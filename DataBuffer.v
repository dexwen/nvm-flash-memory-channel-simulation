==> flow/design.v <==
`timescale 1ns / 1ps
module DataBuffer( 	
							input 			clk,					
							input 			reset,				 
							input  [31:0]	dataIn,
							output [31:0]	DesDataOut0,	
							output [31:0]	DesDataOut1,				
							output [31:0]	DesDataOut2,				
							output [31:0]	DesDataOut3,				
							output [31:0]	DesDataOut4,				
							output [31:0]	DesDataOut5,				
							output [31:0]	DesDataOut6,				
							output [31:0]	DesDataOut7,				
							output [31:0]	DesDataOut8,				
							output [31:0]	DesDataOut9,				
							output [31:0]	DesDataOut10,				
							output [31:0]	DesDataOut11,				
							output [31:0]	DesDataOut12,				
							output [31:0]	DesDataOut13,				
							output [31:0]	DesDataOut14,				
							output [31:0]	DesDataOut15,				
							output 			d_valid
						);
   parameter 			length_Bitline=16,	length_d=32;    	 
	reg						 [length_d-1:0]	dataOut0;				 
   reg						 [length_d-1:0]	dataOut1;				 
	reg						 [length_d-1:0]	dataOut2;				 
	reg						 [length_d-1:0]	dataOut3;				 
	reg						 [length_d-1:0]	dataOut4;				 
	reg						 [length_d-1:0]	dataOut5;				 
	reg						 [length_d-1:0]	dataOut6;				 
	reg						 [length_d-1:0]	dataOut7;				 
	reg						 [length_d-1:0]	dataOut8;				 
	reg						 [length_d-1:0]	dataOut9;				 
	reg						 [length_d-1:0]	dataOut10;				 
	reg						 [length_d-1:0]	dataOut11;				 
	reg						 [length_d-1:0]	dataOut12;				 
	reg						 [length_d-1:0]	dataOut13;				 
	reg						 [length_d-1:0]	dataOut14;				 
	reg						 [length_d-1:0]	dataOut15;				 
	reg						 [3:0]				count10;
	reg												inputValid;
	reg						 [length_d-1:0]	buffer0[length_Bitline-1:0];
	reg						 [length_d-1:0]	buffer1[length_Bitline-1:0];
   reg    											dataValid;
	reg    					 						sel;
	reg    											ready;
   reg    					[4:0] 				i;
		always @ (posedge clk or posedge reset)
		begin
			if(reset)
			begin
				inputValid <= 1'b0;
				count10    <= 4'b0;
			end
			else 
			begin
				if(inputValid)
					count10 <= count10;
				else if (!inputValid)
				begin
					count10 <= count10 + 4'b1;
					if (count10 == 4'd10)
						inputValid <= 1'b1;			
				end
			end
		end
    always @(posedge clk)
    begin 
			if (reset)
        	begin
				dataOut0<=0;
            dataOut1<=0;
				dataOut2<=0;
				dataOut3<=0;
				dataOut4<=0;
				dataOut5<=0;
				dataOut6<=0;
				dataOut7<=0;
				dataOut8<=0;
				dataOut9<=0;
				dataOut10<=0;
				dataOut11<=0;
				dataOut12<=0;
				dataOut13<=0;
				dataOut14<=0;
				dataOut15<=0;
				sel<=0; 
				dataValid <= 0;
				i<=0;
			end
			else if(!reset)
			begin
				if(inputValid==1'b1)
					begin  
						if(sel==1'b0)
						begin	
							buffer0[i]<= dataIn;
							i<=i+ 5'b1;
							ready<=0;
						end						 
						else if (sel == 1'b1)  
						begin
							buffer1[i]<=dataIn;
							i<=i+5'b1;
							ready<=0;
						end						 
						if(i==length_Bitline-1)
						begin
							sel<= ~sel ;
							i<=0;
							ready<=1;    		 
						end					 	 
						else if (i == 5'd1)
						begin
							dataValid <= 1'b0;
						end 					 
				if(ready==1)
				begin
					if(sel==1)
						begin
							dataOut0<=buffer0[0];
							dataOut1<=buffer0[1];
							dataOut2<=buffer0[2];
							dataOut3<=buffer0[3];
							dataOut4<=buffer0[4];
							dataOut5<=buffer0[5];
							dataOut6<=buffer0[6];
							dataOut7<=buffer0[7];
							dataOut8<=buffer0[8];
							dataOut9<=buffer0[9];
							dataOut10<=buffer0[10];
							dataOut11<=buffer0[11];
							dataOut12<=buffer0[12];
							dataOut13<=buffer0[13];
							dataOut14<=buffer0[14];
							dataOut15<=buffer0[15];
							dataValid<=1;
						end			 
					else 
						 begin  
							dataOut0<=buffer1[0];
							dataOut1<=buffer1[1];
							dataOut2<=buffer1[2];  
							dataOut3<=buffer1[3];
							dataOut4<=buffer1[4];
							dataOut5<=buffer1[5];
							dataOut6<=buffer1[6];
							dataOut7<=buffer1[7];
							dataOut8<=buffer1[8];
							dataOut9<=buffer1[9];
							dataOut10<=buffer1[10];
							dataOut11<=buffer1[11];
							dataOut12<=buffer1[12];
							dataOut13<=buffer1[13];
							dataOut14<=buffer1[14];
							dataOut15<=buffer1[15];
							dataValid<=1;
						 end			 
					ready  <=0;
					end	 			 
			end						 
		end							 
	end		
		assign  	  d_valid     = dataValid;
		assign 	  DesDataOut0 = dataOut0;
		assign     DesDataOut1 = dataOut1;
		assign     DesDataOut2 = dataOut2;
		assign     DesDataOut3 = dataOut3;
		assign     DesDataOut4 = dataOut4;
		assign     DesDataOut5 = dataOut5;
		assign     DesDataOut6 = dataOut6;
		assign     DesDataOut7 = dataOut7;
		assign     DesDataOut8 = dataOut8;
		assign     DesDataOut9 = dataOut9;
		assign     DesDataOut10 = dataOut10;
		assign     DesDataOut11 = dataOut11;
		assign     DesDataOut12 = dataOut12;
		assign     DesDataOut13 = dataOut13;
		assign     DesDataOut14 = dataOut14;
		assign     DesDataOut15 = dataOut15;
endmodule 
# Tool chain data of DataBuffer
# What the tools print for DataBuffer, step after step.
# Lines are those of the file above, counted from 1.
# Operators: Yosys type, input widths -> output width; for muxes data width and select width s.
# Library cell names are shortened.
# A cell with - has no value.
[inputs] top="DataBuffer" clock="clk" lib="sky130hd" lib_corner="tt_025C_1v80"

# Word level
# Source: Yosys, flattened and elaborated, memories not mapped. Widths are those after wreduce. Registers that Yosys merges into a memory's read port (data or address) are not register bits. Print and check cells do not count. Equal cells are merged and count once.
# Yosys's memory passes give these memory sizes; they may raise the number of words (mostly to a power of two), join words into wider ones and drop unused or constant bits.
[bits] mem_bits_rw=1024 register_bits=525 mem_count=2
[classes] n_eq=4 n_addsub=2 reduce_logical=5 muxes=41 bitwise=2
[memory_table] name="buffer0" words=16 width=32 line_no=43 text="reg [length_d-1:0] buffer0[length_Bitline-1:0];"
[memory_table] name="buffer1" words=16 width=32 line_no=44 text="reg [length_d-1:0] buffer1[length_Bitline-1:0];"
[ops] operator="$mux 32" count=22
[ops] operator="$mux 4" count=6
[ops] operator="$mux 1" count=12
[ops] operator="$reduce_and 2->1" count=3
[ops] operator="$add 5x1->5 const B" count=1
[ops] operator="$eq 5x1->1 const B" count=1
[ops] operator="$eq 5x4->1 const B" count=1
[ops] operator="$mux 5" count=1
[ops] operator="$add 4x1->4 const B" count=1
[ops] operator="$eq 4x4->1 const B" count=1
[ops] operator="$reduce_and 3->1" count=1
[ops] operator="$not 1->1" count=2
[ops] operator="$ne 2x2->1 const B" count=1
[ops] operator="$reduce_bool 2->1" count=1

# Logic depth
# Yosys ltp: most cells in a row. Word level: on the elaborated netlist, between registers, memories and ports. Mapped: between sequential cells and ports; inverters and the memories' decode and read muxes count.
[depth] word_depth=4 abc_area=0 ltp_mapped=7 ltp_nobuf=4

# Mapped cells and area
# The flow's flattened synthesis, as Yosys stat reports it; memories are mapped. The netlist is that of the ABC_AREA named above (0 if unset); the other value can give another one.
[types] type="edfxtp_1" count=1025 area_total_um2=3.08E+04
[types] type="dfxtp_1" count=519 area_total_um2=1.04E+04
[types] type="mux2i_1" count=512 area_total_um2=5.12E+03
[types] type="a211oi_2" count=300 area_total_um2=3753.6
[types] type="nor2_1" count=534 area_total_um2=2E+03
[types] type="a211oi_1" count=212 area_total_um2=1.59E+03
[types] type="buf_6" count=41 area_total_um2=461.693
[types] type="buf_2" count=85 area_total_um2=425.408
[types] type="buf_4" count=36 area_total_um2=270.259
[types] type="clkbuf_1" count=60 area_total_um2=225.216
[types] type="dfrtp_1" count=5 area_total_um2=125.12
[types] type="and2_1" count=15 area_total_um2=93.84
[types] type="clkbuf_4" count=10 area_total_um2=75.072
[types] type="ha_1" count=6 area_total_um2=75.072
[types] type="nand2_1" count=12 area_total_um2=45.043
[types] type="xnor2_1" count=3 area_total_um2=26.275
[types] type="nand3_1" count=5 area_total_um2=25.024
[types] type="nor3_1" count=5 area_total_um2=25.024
# Other cell types: 14; their cells: 27.
[mapped] ff_cells=1549 sequential_area_um2=41294.6 area_um2=55678.4 buffers=234 cell_count=3412

# Path before layout
# OpenSTA on the mapped netlist: ideal clock, no wires. The path of least setup slack (recovery checks aside). Input and output delay are each 20% of the period. Register names are those of the netlist, which keeps one name where synthesis merged equal registers.
[synth_path] path_kind="input to register" start="input reset" end="memory buffer0[3][0]" launch_ps=1078 input_delay_ps=1078 period_ps=5390 required_ps=4929 n_path_buf=1 stages=4 delay_ps=3202 arrival_time_ps=3819 slack_ps=1110 synth_period_reached_ps=4280
# "delay_ps" = arrival - input delay + setup time.
# "stages": output pins that drive a net of the path, with the launching flip-flop's if there is one; two outputs of one cell count as two.
# "synth_period_reached_ps" = period - worst setup slack (recovery checks aside). The figure is calculated, with input and output delays left at 20% of the set period.
# The rows between start and end are the longest chain of elaborated cells between them; the timing report does not say that the signal goes this way. Where chains are equally long, one stands for them.
# A line is the first line of the expression or statement that the cell stems from. Yosys adds cells for indexed reads and writes and turns some case tables into memories.
# The path ends at the enable pin of a flip-flop; only ways to that pin are counted.
[synth_between] cell_sequence="buf_2 > nor3b_2 > nand2_1 > nor3_1" elab_chain_cells=1 cone_cells=2 cone_lines=1 classes_between="mux: 2"
[synth_lines] item="from (decl)" line_no=4 text="input reset,"
[synth_lines] item="$mux 4" line_no=70 text="if (reset)"
[synth_lines] item="to (decl)" line_no=43 text="reg [length_d-1:0] buffer0[length_Bitline-1:0];"

# Worst path after layout
# Path of least setup slack in the final report of stored run 1 (OpenROAD, finished layout, wires in). Where an end is a register, its clock arrival counts in the times.
# The path's times are printed in steps of 10 ps; the period is the one set.
[layout_path] path_kind="register to register" start="register sel" end="memory buffer1[4][27]" period_ps=3930 stages=5 required_ps=4390 launch_ps=730 arrival_time_ps=3370 slack_ps=1020 n_path_buf=1
# The rows between start and end are the longest chain of elaborated cells between them; the timing report does not say that the signal goes this way. Where chains are equally long, one stands for them.
# The path ends at the enable pin of a flip-flop; only ways to that pin are counted.
[layout_between] cell_sequence="dfxtp_4 > nand3b_1 > nor2_1 > and2_2 > buf_4" elab_chain_cells=3 cone_cells=6 cone_lines=3 classes_between="mux: 6"
[layout_lines] item="from (decl)" line_no=46 text="reg sel;"
[layout_lines] item="from (assign)" line_no=88 text="sel<=0;"
[layout_lines] item="from (assign)" line_no=110 text="sel<= ~sel ;"
[layout_lines] item="$mux 4" line_no=96 text="if(sel==1'b0)"
[layout_lines] item="$mux 4" line_no=94 text="if(inputValid==1'b1)"
[layout_lines] item="$mux 4" line_no=70 text="if (reset)"
[layout_lines] item="to (decl)" line_no=44 text="reg [length_d-1:0] buffer1[length_Bitline-1:0];"

# Settings and measured results of 2 stored flow runs for module DataBuffer (sky130hd), not sorted in any way. The constraints put input and output delay at 20% of the set period each and load the outputs with 0.01 pF.
# By "achievedPeriod_ps" is meant the clock period of the run minus its worst setup slack. This is arithmetic on one report: input and output delays are still those of the set period (20% each).
# "worst_path_time_ps" is the time allowed to the run's worst setup path (the clock period less input and output delay, where it has them) less its slack. Clock arrival times count: a late capture clock shortens it, a late launch clock lengthens it.
# "power_total_mw" is the tool's figure for a default switching activity; nothing was simulated.
# "worst_path_time_ps" is known to 10 ps.
run="stored run 1" settings period_ns=3.93 CORE_UTILIZATION=57 SETUP_SLACK_MARGIN=0.62 PLACE_DENSITY_LB_ADDON=0.23 CORE_ASPECT_RATIO=0.57 TNS_END_PERCENT=65 CTS_CLUSTER_SIZE=38 CAP_MARGIN=30 CORE_MARGIN=2 SLEW_MARGIN=20
run="stored run 1" results holdWs_ps=453 design.die.area_um2=100296.0 power_total_mw=33.141 util_pct=69.2 ws_setup_ps=1018 worst_path_time_ps=2910 critical_path_kind="register to register" timing.setup.tns_ps=0 achievedPeriod_ps=2912 ys_area_um2=55678.4
run="stored run 2" settings period_ns=2.77 CORE_UTILIZATION=28 PLACE_DENSITY=0.79 CELL_PAD_IN_SITES_DETAIL_PLACEMENT=0 GPL_TIMING_DRIVEN=0 CAP_MARGIN=20 CORE_MARGIN=2 SLEW_MARGIN=20
run="stored run 2" results holdWs_ps=124 design.die.area_um2=202433.0 power_total_mw=50.347 util_pct=36.3 ws_setup_ps=63 worst_path_time_ps=2710 critical_path_kind="register to register" timing.setup.tns_ps=0 achievedPeriod_ps=2707 ys_area_um2=55678.4
